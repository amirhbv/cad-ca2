==> flow/design.v <==
`timescale 1ns/1ns
module Counter #(parameter WORD_LENGTH = 32) (
    input clk,
    input rst,
    input en,
    input [WORD_LENGTH - 1:0] max,
    output overflow,
    output [WORD_LENGTH - 1:0] out
);
    wire [WORD_LENGTH - 1:0] pre;
    assign out = (pre + en) % max;
    assign overflow = ((pre == max - 1) & (en));
	Register #(.WORD_LENGTH(WORD_LENGTH)) counter_register(
		.clk(clk),
        .rst(rst),
		.ld(en),
		.in(out),
		.out(pre)
	);
endmodule
`timescale 1ns/1ns
module Register #(parameter WORD_LENGTH = 5 * 5) (
	input clk,
    input rst,
    input ld,
	input [WORD_LENGTH - 1:0] in,
	output reg [WORD_LENGTH - 1:0] out
);
	always@(posedge clk, posedge rst) begin
		if (rst) begin
			out <= 0;
		end else if (ld) begin
			out <= in;
		end
	end
endmodule
Tool chain data of Counter --
The steps from the RTL of Counter to its reports follow in flow order. Line numbers count from 1 in the design file above. Library cell names are shortened. A cell with -- has no value.
Set-up: top module Counter, clock port clk, standard-cell library sky130hd, timing corner tt_025C_1v80

After elaboration --
Counts by Yosys on the flattened word-level netlist (proc, flatten, opt, wreduce; memories kept). Register bits leave out memories and registers merged into their read ports (data or address); mux counts leave out enables and synchronous resets folded into registers. Print and check cells are left out. Cells with the same type and inputs are merged into one.
Operators by class: add/sub/neg operators 2, multipliers 0, divide/modulo/power cells 1, magnitude comparators 0, equality and inequality tests 1, shifts and indexed selects 0, muxes and demuxes 0, bitwise logic cells 1, reduce/logical cells 0
Operator list (count):
- modulo 32 x 32 -> 32 bit | 1
- adder 32 x 1 -> 32 bit | 1
- subtractor 32 x 1 -> 32 bit (second input constant) | 1
- equality test 32 bit | 1
- bitwise AND 1 bit | 1
Bit counts: register bits after elaboration 32, bits in latches 0, RAM bits 0, memory bits (read-only) 0, clocked read ports x word width 0, memories kept 0, input bits 35, output and inout bits 33, word-level cells 6

Logic depth --
Depth = most cells in a row (Yosys ltp): at word level without a register or memory, in the mapped netlist without a sequential cell, where the memories' decode and read muxes count.
Depth: word-level depth 3, ABC_AREA 0, gate-level depth with buffers 347, depth with buffers taken out 315

Synthesis result --
Source: synth_stat.txt of the flow (Yosys; design flattened, memories mapped). It holds for the ABC_AREA given above (unset counts as 0); a run with the other value may have another netlist.
Cells by type:
- ha_1 | count 533, area in all 6.67E+03 um^2
- xnor2_1 | count 270, area in all 2.36E+03 um^2
- a21oi_1 | count 410, area in all 2.05E+03 um^2
- nand2_1 | count 497, area in all 1.87E+03 um^2
- nor2_1 | count 471, area in all 1.77E+03 um^2
- xor2_1 | count 172, area in all 1.51E+03 um^2
- o21ai_0 | count 296, area in all 1.48E+03 um^2
- a21o_1 | count 185, area in all 1.39E+03 um^2
- o21a_1 | count 135, area in all 1.01E+03 um^2
- mux2_2 | count 82, area in all 923.386 um^2
- nor3_1 | count 162, area in all 810.778 um^2
- dfrtp_1 | count 32, area in all 800.768 um^2
- inv_1 | count 207, area in all 776.995 um^2
- nand3_1 | count 136, area in all 680.653 um^2
- o211ai_1 | count 66, area in all 495.475 um^2
- a31oi_1 | count 70, area in all 437.92 um^2
- a211oi_1 | count 56, area in all 420.403 um^2
- o21bai_1 | count 51, area in all 382.867 um^2
Other cell types: 94; their cells: 1077.
Synthesis totals: standard cells after synthesis 4908, cell area after synthesis 0.0337148 mm^2, sequential area 0.0008008 mm^2, flip-flop cells 32, buffer cells 139
The figures by module come from a second, unflattened synthesis with its own total; it is not the netlist above.
Second synthesis, totals: cells (unflattened synthesis) 4808, area (unflattened synthesis) 0.0331806 mm^2
Rows give one instance, submodules left out.
Modules:
- Counter | instances 1, cells 4739, area 0.0318318 mm^2, sequential area 0 mm^2
- Register (WORD_LENGTH=32) | instances 1, cells 69, area 0.0013488 mm^2, sequential area 0.0008008 mm^2

Timing after synthesis --
Source: OpenSTA report_checks on the synthesized netlist (no wires, ideal clock, input and output delay 20% of the period each), path of least setup slack; recovery checks are left aside. Register names are those of the netlist, which keeps one name where synthesis merged equal registers.
Path post-synthesis: path type input-to-output, start point in max[23], end point out out[13], clock period 153000 ps, external input delay 30600 ps, external output delay 30600 ps, launch time at the first pin 30600 ps, data arrival time 98955 ps, data required time 122400 ps, setup slack 23445 ps, path delay 68355 ps, stages 318, buffers on the path 54, synthesis period reached 129555 ps
"path delay" = arrival - input delay + setup time. A path that ends at an output port has no setup time. "stages": output pins that drive a net of the path, with the launching flip-flop's if there is one; two outputs of one cell count as two. "synthesis period reached" is the clock period less the worst setup slack; recovery checks do not enter. This is arithmetic on one report: input and output delays are still those of the set period (20% each). Between the ends stands the longest chain of elaborated cells between them, by number of cells; it is not shown to be the way that was timed. Of several equally long chains one is given. Each line given opens the expression or statement behind the cell; cells for indexed reads and writes are added by Yosys, which also makes memories of some case tables.
On the way, post-synthesis: cells stage by stage buf_2 nor3_1 nand4_4 buf_4 buf_2 nor3_1 and3_1 nor2_1 a31oi_1 ha_1 o21a_1 o2111ai_1 nor3_1 nand3b_1 a21boi_0 ha_1 o21a_1 o21a_1 [... 282 more ...] clkbuf_1 nand2_1 o21ai_0 ha_1 a21o_1 a21o_1 a21oi_1 o21ai_0 a21o_1 a21oi_1 o31ai_1 o21a_1 nor2_1 o21a_1 o211a_1 clkbuf_1 buf_1 mux2_2, length of the longest elaborated chain 1, elaborated cells on any way between the ends 1, RTL lines with such cells 1, those cells by class div (1)
RTL lines, path post-synthesis:
- from (decl) | line 6 | input [WORD_LENGTH - 1:0] max,
- modulo 32 x 32 -> 32 bit | line 11 | assign out = (pre + en) % max;
- to (decl) | line 8 | output [WORD_LENGTH - 1:0] out

Timing after layout --
Path of least setup slack in the final report of flow run A (OpenROAD, finished layout, wires in). Where an end is a register, its clock arrival counts in the times. The report prints the path's times to 10 ps; the period is as set.
Path after layout: path type input-to-output, start point in max[5], end point out out[31], clock period 112000 ps, external input delay 22400 ps, external output delay 22400 ps, launch time at the first pin 22400 ps, data arrival time 87170 ps, data required time 89600 ps, setup slack 2430 ps, stages 310, buffers on the path 46
Between the ends stands the longest chain of elaborated cells between them, by number of cells; it is not shown to be the way that was timed. Of several equally long chains one is given.
On the way, after layout: cells stage by stage clkdlybuf4s50_1 or4_4 nor4_2 buf_4 and3_1 nor2_1 a31oi_1 ha_1 o21a_1 o2111ai_2 buf_4 or4_1 nand2_2 ha_1 o21a_1 o21a_1 a211oi_2 a21oi_1 [... 274 more ...] buf_12 mux2_2 ha_1 o21a_1 o21a_1 o41ai_2 a21oi_2 a21oi_2 o211a_1 o21bai_2 a32oi_2 a2111oi_2 a211oi_2 o21bai_1 a21oi_1 xnor2_1 a21o_1 clkdlybuf4s50_1, length of the longest elaborated chain 1, elaborated cells on any way between the ends 1, RTL lines with such cells 1, those cells by class div (1)
RTL lines, path after layout:
- from (decl) | line 6 | input [WORD_LENGTH - 1:0] max,
- modulo 32 x 32 -> 32 bit | line 11 | assign out = (pre + en) % max;
- to (decl) | line 8 | output [WORD_LENGTH - 1:0] out

Top module Counter; platform sky130hd; tools Yosys and OpenROAD; 2 stored runs in no particular order. Input and output delays are each 20% of the period that was set; the output load is 0.01 pF.
"achieved clock period" means the clock period less the worst setup slack. The figure is calculated, with input and output delays left at 20% of the set period.
"power" rests on the timing tool's default activity at the inputs, not on a simulated workload.
[flow run A] settings: period_ns=112.0, CORE_UTILIZATION=33, PLACE_DENSITY=0.52, CORE_MARGIN=4, CELL_PAD_IN_SITES_GLOBAL_PLACEMENT=1, ABC_AREA=0, CTS_CLUSTER_DIAMETER=382, CAP_MARGIN=0, SLEW_MARGIN=20
[flow run A] result: chip area after synthesis (Yosys) 0.0337148 mm^2, die area 0.107345 mm^2, standard-cell area of the final layout 0.0484164 mm^2, utilization 0.481, worst setup slack after layout 2431 ps, total negative slack 0 ps, worst hold slack 590 ps, power 1735 uW, achieved clock period 109569 ps
[flow run B] settings: period_ns=144.0, CORE_UTILIZATION=23, CAP_MARGIN=20, CORE_MARGIN=2, SLEW_MARGIN=20
[flow run B] result: chip area after synthesis (Yosys) 0.0337148 mm^2, die area 0.149665 mm^2, standard-cell area of the final layout 0.0372395 mm^2, utilization 0.256, worst setup slack after layout 4256 ps, total negative slack 0 ps, worst hold slack 666 ps, power 1008 uW, achieved clock period 139744 ps
